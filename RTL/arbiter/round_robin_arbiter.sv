==> flow/design.v <==
`timescale 1ns/1ps
module round_robinArb #(parameter N = 4) (
    input  logic                  clk,
    input  logic                  rstn,
    input  logic                  en,
    input  logic [N-1:0]          req,
    output logic [N-1:0]          grant,
    output logic [$clog2(N)-1:0]  grant_ID
);
    logic [N-1:0]                 nxt_grant;
    logic [$clog2(N)-1:0]         nxt_grant_ID;
    logic [$clog2(N)-1:0]         priority_idx [N];
    logic [$clog2(N)-1:0]         tmp_idx [N];
    always_comb begin
        nxt_grant    = '0;
        nxt_grant_ID = '0;
        for (int i = 0; i < N; i++) tmp_idx[i] = priority_idx[i];  
        if (en) begin
            for (int i = 0; i < N; i++) begin
                if (req[priority_idx[i]] && nxt_grant == '0) begin
                    nxt_grant[priority_idx[i]] = 1'b1;
                    nxt_grant_ID              = priority_idx[i];
                    for (int j = 0; j < i; j++) tmp_idx[j] = priority_idx[j];
                    for (int j = i+1; j < N; j++) tmp_idx[j-1] = priority_idx[j];
                    tmp_idx[N-1] = priority_idx[i];
                end
            end
        end
    end
    always_ff @(posedge clk or negedge rstn) begin
        if (!rstn) begin
            grant     <= '0;
            grant_ID  <= '0;
            for (int i = 0; i < N; i++) priority_idx[i] <= i;
        end else if (en) begin
            grant     <= nxt_grant;
            grant_ID  <= nxt_grant_ID;
            for (int i = 0; i < N; i++) priority_idx[i] <= tmp_idx[i];
        end
    end
endmodule
* Reports on round_robinArb
The steps from the RTL of round_robinArb to its reports follow in flow order.
Lines are those of the file above, counted from 1.
Library cell names are shortened.
A cell with -- has no value.
- Design top :: round_robinArb
- Clock port :: clk
- Library :: sky130hd
- Timing corner :: tt_025C_1v80

* After elaboration
Yosys after proc, flatten, opt, wreduce and memory -nomap, before mapping. Print and check cells are not counted. Equal cells are merged and count once.
- Register bits after elaboration :: 14
- Bits of input ports :: 7
- Output and inout port bits :: 6
- Elaborated cells :: 60
- Add/subtract/negate cells :: 4
- Shift operators :: 8
- Mux-type cells :: 19
- Bitwise logic cells :: 12
- Reduce/logical cells :: 11
** Operators by type and width (count)
- 4-bit 2-to-1 mux :: 7
- 2-bit 2-to-1 mux :: 12
- 1-bit by 3-bit variable shift with 4-bit output (first input constant) :: 4
- 4-bit by 2-bit variable part select with 1-bit output :: 4
- 2-bit negation with 3-bit output :: 4
- 4-bit bitwise AND :: 3
- 4-bit OR :: 3
- 4-bit inverter :: 3
- 4-bit zero test :: 3
- 5-bit AND reduction :: 1
- 4-bit AND reduction :: 1
- 1-bit logical AND :: 3
- 1-bit inverter :: 3
- 3-bit AND reduction :: 1
- 3-bit nonzero test :: 1
- 2-bit nonzero test :: 1

* Logic depth
Longest topological path by Yosys (ltp), each cell counted once; first at word level (registers and memories cut), then after technology mapping (sequential cells cut; the memories' decode and read muxes count).
- Depth after elaboration :: 16
- ABC_AREA :: 1
- Depth in mapped cells :: 12
- Depth with buffers taken out :: 11

* After synthesis
Yosys stat after the flow's synthesis: flattened, memories mapped to cells. It holds for the ABC_AREA given above (unset counts as 0); a run with the other value may have another netlist.
** Cells by type
- nand2_1 :: count 69, area in all 258.998 µm²
- dfrtp_1 :: count 10, area in all 250.24 µm²
- dfstp_2 :: count 4, area in all 105.101 µm²
- nand3_1 :: count 18, area in all 90.086 µm²
- nor2_1 :: count 20, area in all 75.072 µm²
- inv_1 :: count 15, area in all 56.304 µm²
- o21ai_0 :: count 7, area in all 35.034 µm²
- nor2_4 :: count 3, area in all 33.782 µm²
- nand2_2 :: count 4, area in all 25.024 µm²
- nand3b_1 :: count 3, area in all 22.522 µm²
- nand3_2 :: count 2, area in all 20.019 µm²
- nor2_8 :: count 1, area in all 20.019 µm²
- inv_2 :: count 5, area in all 18.768 µm²
- o21ai_2 :: count 2, area in all 17.517 µm²
- buf_2 :: count 3, area in all 15.014 µm²
- nand4_1 :: count 2, area in all 12.512 µm²
- buf_6 :: count 1, area in all 11.261 µm²
- nor2_2 :: count 1, area in all 6.256 µm²
Other cell types: 2; their cells: 2.
- Cell count :: 172
- Cell area after synthesis :: 1083.5 µm²
- Flip-flop cells :: 14

* Worst setup path after synthesis
OpenSTA on the mapped netlist: ideal clock, no wires. The path of least setup slack (recovery checks aside). Input and output delay are each 20% of the period. Register names are those of the netlist, which keeps one name where synthesis merged equal registers.
- Path type :: flip-flop to flip-flop
- Start point :: register priority_idx[1][0]
- End point :: register priority_idx[2][0]
- Period :: 2.3 ns
- Setup time :: 0.131 ns
- Launch time at the first pin :: 0.000 ns
- Data arrival time :: 1.357 ns
- Required time :: 2.169 ns
- Path slack :: 0.812 ns
- Path delay :: 1.488 ns
- Driving pins on the path :: 9
- Buffers on the path :: 1
- Period reached after synthesis :: 1.488 ns
"path delay" = arrival - input delay + setup time.
"driving pins on the path" counts driving pins, that of a launching flip-flop among them; a cell with two outputs on the path counts twice.
"period reached after synthesis" is the clock period less the worst setup slack; recovery checks do not enter. This is arithmetic on one report: input and output delays are still those of the set period (20% each).
Between the ends stands the longest chain of elaborated cells between them, by number of cells; it is not shown to be the way that was timed. Of several equally long chains one is given.
Each line given opens the expression or statement behind the cell; cells for indexed reads and writes are added by Yosys, which also makes memories of some case tables.
- Path through :: dfstp_2 buf_2 nand2_1 nand2_1 nand2_1 nand2_1 nand2_2 o21ai_2 o21ai_0
- Cells in the longest elaborated chain :: 15
- Elaborated cells between the ends (all ways) :: 22
- RTL lines with such cells :: 3
** Ends and longest elaborated chain, post-synthesis
- start: declaration :: RTL line 12 : logic [$clog2(N)-1:0]         priority_idx [N];
- start: assignment :: RTL line 34 : for (int i = 0; i < N; i++) priority_idx[i] <= i;
- start: assignment :: RTL line 38 : for (int i = 0; i < N; i++) priority_idx[i] <= tmp_idx[i];
- 2-bit negation with 3-bit output :: RTL line 21 : nxt_grant[priority_idx[i]] = 1'b1;
- 1-bit by 3-bit variable shift with 4-bit output :: RTL line 21
- 4-bit inverter :: RTL line 21
- 4-bit bitwise AND :: RTL line 21
- 4-bit OR :: RTL line 21
- 4-bit 2-to-1 mux :: RTL line 20 : if (req[priority_idx[i]] && nxt_grant == '0) begin
- 4-bit 2-to-1 mux :: RTL line 18 : if (en) begin
- 4-bit bitwise AND :: RTL line 21
- 4-bit OR :: RTL line 21
- 4-bit 2-to-1 mux :: RTL line 20
- 4-bit 2-to-1 mux :: RTL line 18
- 4-bit zero test :: RTL line 20
- 1-bit logical AND :: RTL line 20
- 1-bit inverter
- 3-bit AND reduction
- end: assignment :: RTL line 34
- end: assignment :: RTL line 38
- end: declaration :: RTL line 12

Appendix: runs

2 stored runs of round_robinArb in the flow (synthesis by Yosys, layout by OpenROAD, sky130hd cells), in arbitrary order. Constraints: input delay and output delay 20% of the set period each, output load 0.01 pF.

** Run 1
- Settings :: period_ns=1.69; CORE_UTILIZATION=66; SETUP_SLACK_MARGIN=0.34; PLACE_DENSITY_LB_ADDON=0.18; CELL_PAD_IN_SITES_GLOBAL_PLACEMENT=3; TNS_END_PERCENT=40; ABC_AREA=1; CTS_CLUSTER_SIZE=100; CTS_CLUSTER_DIAMETER=151; SLEW_MARGIN=30; CAP_MARGIN=20; CORE_MARGIN=2
- Outcome :: did not finish, placement stopped with FLW-0024

** Run 2
- Settings :: period_ns=4.35; CORE_UTILIZATION=72; PLACE_DENSITY_LB_ADDON=0.15; CORE_MARGIN=6; CELL_PAD_IN_SITES_DETAIL_PLACEMENT=1; TNS_END_PERCENT=90; GPL_ROUTABILITY_DRIVEN=1; CTS_CLUSTER_SIZE=17; SLEW_MARGIN=35; MIN_ROUTING_LAYER=met2; CAP_MARGIN=20
- Outcome :: did not finish, placement stopped with DPL-0033
