==> flow/design.v <==
`timescale 1ns/1ps
module sync_fifo #(parameter DEPTH = 8,
		   parameter DATA_WID = 8)
		   (input wire wr_en, rd_en,
		    input wire clk, rstn,
	    	    input wire [DATA_WID-1 : 0] data_in,
	    	    output wire full, empty,
		    output reg data_vld,
	    	    output reg [DATA_WID-1 : 0] data_out);
	    reg [(DATA_WID)-1:0] mem [0 : DEPTH-1];
	    reg [$clog2(DEPTH)-1 : 0] wr_ptr , rd_ptr, fifo_count;
assign full = (fifo_count == DEPTH -1);
assign empty = (fifo_count == 0);
always @(posedge clk or negedge rstn) begin
    if(!rstn)
    	wr_ptr <= 'd0;
    else if(wr_en && !full) begin
    	mem[wr_ptr] <= data_in;
    	wr_ptr <= wr_ptr + 'b1;
    end
end
always @(posedge clk or negedge rstn) begin
    if(!rstn) begin
    	rd_ptr <= 'd0;
    	data_out <= 'd0;
    	data_vld <= 'b0;
    end
    else if(rd_en && !empty) begin
    	data_out <= mem[rd_ptr];
    	rd_ptr <= rd_ptr + 'b1;
    	data_vld <= 'b1;
    end
    else begin
    	data_out <= 'd0;
    	data_vld <= 'b0;
    end
end 
always @(posedge clk or negedge rstn) begin
        if(!rstn) begin
    	fifo_count <= 'd0;
        end
        else begin
    	case({wr_en && !full , rd_en && !empty })
    		2'b01: fifo_count <= fifo_count - 'b1;
    		2'b10: fifo_count <= fifo_count + 'b1;
    		default : fifo_count <= fifo_count;
    	endcase
        end
end
endmodule
Step by step through the tools: sync_fifo
What the tools print for sync_fifo, step after step.
Lines are those of the file above, counted from 1.
Operators carry their Yosys type and port widths (W data, S select, Z words).
Cell names lack the library's common part.
{"block": "inputs", "top": "sync_fifo", "clock": "clk", "cell_library": "sky130hd", "lib_corner": "tt_025C_1v80"}

Word level
Source: Yosys, flattened and elaborated. Widths are those after wreduce. Registers that Yosys merges into a memory's read port (data or address) are not register bits. Print and check cells do not count. Equal cells are merged and count once.
{"block": "op_classes", "addsub": 4, "mul": 0, "div_mod_pow": 0, "n_cmp": 0, "equal": 17, "shifts": 0, "muxes": 4, "bitwise": 0, "reduce_logical": 16}
{"block": "ops", "cell": "$pmux W8 S8", "n": 1}
{"block": "ops", "cell": "$eq A3 B3 Y1 const B", "n": 9}
{"block": "ops", "cell": "$reduce_and A3 Y1", "n": 8}
{"block": "ops", "cell": "$eq A3 B2 Y1 const B", "n": 4}
{"block": "ops", "cell": "$add A3 B1 Y3 const B", "n": 3}
{"block": "ops", "cell": "$logic_not A3 Y1", "n": 3}
{"block": "ops", "cell": "$mux W8", "n": 1}
{"block": "ops", "cell": "$eq A3 B1 Y1 const B", "n": 2}
{"block": "ops", "cell": "$pmux W3 S2", "n": 1}
{"block": "ops", "cell": "$sub A3 B1 Y3 const B", "n": 1}
{"block": "ops", "cell": "$logic_and A1 B1 Y1", "n": 2}
{"block": "ops", "cell": "$logic_not A1 Y1", "n": 2}
{"block": "ops", "cell": "$eq A2 B1 Y1 const B", "n": 1}
{"block": "ops", "cell": "$eq A2 B2 Y1 const B", "n": 1}
{"block": "ops", "cell": "$reduce_bool A2 Y1", "n": 1}
{"block": "ops", "cell": "$mux W1", "n": 1}
{"block": "word_totals", "reg_bits": 82, "latch_bits": 0, "mem_bits_rw": 0, "romBits": 0, "clocked_rd_ports_x_width": 0, "memories": 0, "inputBits": 12, "output_inout_bits": 11, "word_cells": 54}

Depth
Longest topological path by Yosys (ltp), each cell counted once; first at word level (registers and memories cut), then after technology mapping (sequential cells cut; the memories' decode and read muxes count).
{"block": "depth", "word_depth": 5, "abc_area": 0, "ltp_mapped": 10, "ltp_nobuf": 8}

Mapped cells and area
Source: synth_stat.txt of the flow (Yosys; design flattened, memories mapped). It holds for the ABC_AREA given above (unset counts as 0); a run with the other value may have another netlist.
{"block": "types", "type": "edfxtp_1", "n": 64, "type_area_um2": 1.92E+03}
{"block": "types", "type": "dfrtp_1", "n": 18, "type_area_um2": 450.432}
{"block": "types", "type": "mux2_2", "n": 16, "type_area_um2": 180.173}
{"block": "types", "type": "ha_1", "n": 13, "type_area_um2": 162.656}
{"block": "types", "type": "a22o_2", "n": 8, "type_area_um2": 80.077}
{"block": "types", "type": "and3_1", "n": 12, "type_area_um2": 75.072}
{"block": "types", "type": "a221oi_1", "n": 8, "type_area_um2": 70.067}
{"block": "types", "type": "buf_6", "n": 5, "type_area_um2": 56.304}
{"block": "types", "type": "nor2_1", "n": 10, "type_area_um2": 37.536}
{"block": "types", "type": "nor3_1", "n": 7, "type_area_um2": 35.034}
{"block": "types", "type": "nand2_1", "n": 9, "type_area_um2": 33.782}
{"block": "types", "type": "and3_2", "n": 4, "type_area_um2": 30.029}
{"block": "types", "type": "inv_1", "n": 8, "type_area_um2": 30.029}
{"block": "types", "type": "clkbuf_8", "n": 2, "type_area_um2": 27.526}
{"block": "types", "type": "xnor2_1", "n": 3, "type_area_um2": 26.275}
{"block": "types", "type": "nor4_4", "n": 1, "type_area_um2": 21.27}
{"block": "types", "type": "buf_12", "n": 1, "type_area_um2": 20.019}
{"block": "types", "type": "fa_1", "n": 1, "type_area_um2": 20.019}
Other cell types: 13; their cells: 17.
{"block": "synth_totals", "stdcells": 207, "synth_area_um2": 3394.5, "seqArea_um2": 2372.3, "ff_cells": 82, "buf_cells": 10}

Path before layout
Path of least setup slack by OpenSTA after synthesis, without wires, with an ideal clock, recovery checks aside; 20% of the period is set as input and as output delay. Where synthesis merged equal registers, the netlist keeps one of their names.
{"block": "synth_path", "path_type": "flip-flop to flip-flop", "start": "reg fifo_count[1]", "end": "reg fifo_count[2]", "tclk_ns": 3.05, "setup_time_ns": 0.079, "launch_ns": 0.000, "arrival_time_ns": 2.177, "t_required_ns": 2.971, "slack_ns": 0.794, "delay_ns": 2.256, "stages": 10, "n_path_buf": 1, "period_less_setup_slack_ns": 2.256}
"delay_ns" = arrival - input delay + setup time.
"stages": output pins that drive a net of the path, with the launching flip-flop's if there is one; two outputs of one cell count as two.
"period_less_setup_slack_ns" = period - worst setup slack (recovery checks aside). The figure is calculated, with input and output delays left at 20% of the set period.
Between the ends stands the longest chain of elaborated cells between them, by number of cells; it is not shown to be the way that was timed. Of several equally long chains one is given.
Each line given opens the expression or statement behind the cell; cells for indexed reads and writes are added by Yosys, which also makes memories of some case tables.
A register here has more assigning lines than the two given.
{"block": "synth_via", "path_cell_list": "dfrtp_1 nor3_1 nand2b_1 buf_2 ha_1 inv_1 fa_1 xor2_1 nor2_1 xor2_1", "elab_chain_cells": 5, "cone_cells": 12, "cone_classes": "add/sub (2); eq/ne (3); mux (1); reduce/logical (6)"}
{"block": "synth_lines", "item": "from (decl)", "line": 11, "text": "reg [$clog2(DEPTH)-1 : 0] wr_ptr , rd_ptr, fifo_count;"}
{"block": "synth_lines", "item": "from (assign)", "line": 44, "text": "2'b01: fifo_count <= fifo_count - 'b1;"}
{"block": "synth_lines", "item": "from (assign)", "line": 45, "text": "2'b10: fifo_count <= fifo_count + 'b1;"}
{"block": "synth_lines", "item": "$logic_not A3 Y1", "line": 13, "text": "assign empty = (fifo_count == 0);"}
{"block": "synth_lines", "item": "$logic_not A1 Y1", "line": 43, "text": "case({wr_en && !full , rd_en && !empty })"}
{"block": "synth_lines", "item": "$logic_and A1 B1 Y1", "line": 43}
{"block": "synth_lines", "item": "$eq A2 B2 Y1", "line": 43}
{"block": "synth_lines", "item": "$pmux W3 S2", "line": 43}
{"block": "synth_lines", "item": "to (assign)", "line": 44}
{"block": "synth_lines", "item": "to (assign)", "line": 45}
{"block": "synth_lines", "item": "to (decl)", "line": 11}
Some nets on the timed path still bear RTL names; the line given drives or declares the net.
{"block": "synth_named_nets", "signal": "empty", "line": 13}

Timing after layout
Path of least setup slack in the final report of flow run A (OpenROAD, finished layout, wires in). Where an end is a register, its clock arrival counts in the times.
{"block": "layout_path", "path_type": "flip-flop to flip-flop", "start": "reg rd_ptr[0]", "end": "reg data_out[4]", "tclk_ns": 2.84, "setup_time_ns": 0.10, "launch_ns": 0.33, "arrival_time_ns": 2.38, "t_required_ns": 3.07, "slack_ns": 0.70, "stages": 7, "n_path_buf": 0}
Between the ends stands the longest chain of elaborated cells between them, by number of cells; it is not shown to be the way that was timed. Of several equally long chains one is given.
A register here has more assigning lines than the two given.
{"block": "layout_via", "path_cell_list": "dfrtp_1 ha_1 ha_1 nor4_4 nand2b_2 and3_1 nor3_1", "elab_chain_cells": 3, "cone_cells": 10, "cone_lines": 2, "cone_classes": "eq/ne (7); mux (2); reduce/logical (1)"}
{"block": "layout_lines", "item": "from (decl)", "line": 11, "text": "reg [$clog2(DEPTH)-1 : 0] wr_ptr , rd_ptr, fifo_count;"}
{"block": "layout_lines", "item": "from (assign)", "line": 24, "text": "rd_ptr <= 'd0;"}
{"block": "layout_lines", "item": "from (assign)", "line": 30, "text": "rd_ptr <= rd_ptr + 'b1;"}
{"block": "layout_lines", "item": "$eq A3 B3 Y1", "line": 29, "text": "data_out <= mem[rd_ptr];"}
{"block": "layout_lines", "item": "$pmux W8 S8", "line": 29}
{"block": "layout_lines", "item": "$mux W8", "line": 28, "text": "else if(rd_en && !empty) begin"}
{"block": "layout_lines", "item": "to (assign)", "line": 25, "text": "data_out <= 'd0;"}
{"block": "layout_lines", "item": "to (assign)", "line": 29}
{"block": "layout_lines", "item": "to (decl)", "line": 9, "text": "output reg [DATA_WID-1 : 0] data_out);"}

# Flow runs of sync_fifo

Flow measurements of sync_fifo on sky130hd: 2 stored runs with different settings, listed in no order. Input and output delays are each 20% of the period that was set; the output load is 0.01 pF.
"clock_period_reached_ns" = clock period - worst setup slack. The figure is calculated, with input and output delays left at 20% of the set period.
"worstPathTime_ns": the worst setup path's part of the clock period (all of it between registers, 20% less for each end at a port) less its slack. A launch clock that arrives late makes it longer, a capture clock that arrives late makes it shorter.
"power.total_mw" is the tool's figure for a default switching activity; nothing was simulated.

{"run": "flow run A", "settings": { "period_ns": 2.84, "CORE_UTILIZATION": 26, "CAP_MARGIN": 20, "CORE_MARGIN": 2, "SLEW_MARGIN": 20 }, "results": { "fin_ws_ns": 0.695, "post_route_stdcell_area_um2": 4035.1, "power.total_mw": 3.919, "clock_period_reached_ns": 2.145, "synth_area_um2": 3394.5, "total_die_area_um2": 13985.4, "worstPathTime_ns": 2.14, "critical_path_kind": "flip-flop to flip-flop" }}
{"run": "flow run B", "settings": { "period_ns": 1.82, "CORE_UTILIZATION": 41, "PLACE_DENSITY_LB_ADDON": 0.08, "CORE_ASPECT_RATIO": 0.79, "CELL_PAD_IN_SITES_GLOBAL_PLACEMENT": 2, "CELL_PAD_IN_SITES_DETAIL_PLACEMENT": 1, "TNS_END_PERCENT": 20, "GPL_TIMING_DRIVEN": 0, "CTS_CLUSTER_SIZE": 24, "CTS_CLUSTER_DIAMETER": 76, "CAP_MARGIN": 20, "CORE_MARGIN": 2, "SLEW_MARGIN": 20 }, "results": { "fin_ws_ns": -0.059, "post_route_stdcell_area_um2": 4274.1, "power.total_mw": 6.767, "clock_period_reached_ns": 1.879, "synth_area_um2": 3394.5, "total_die_area_um2": 9028.1, "worstPathTime_ns": 1.88, "critical_path_kind": "flip-flop to flip-flop" }}
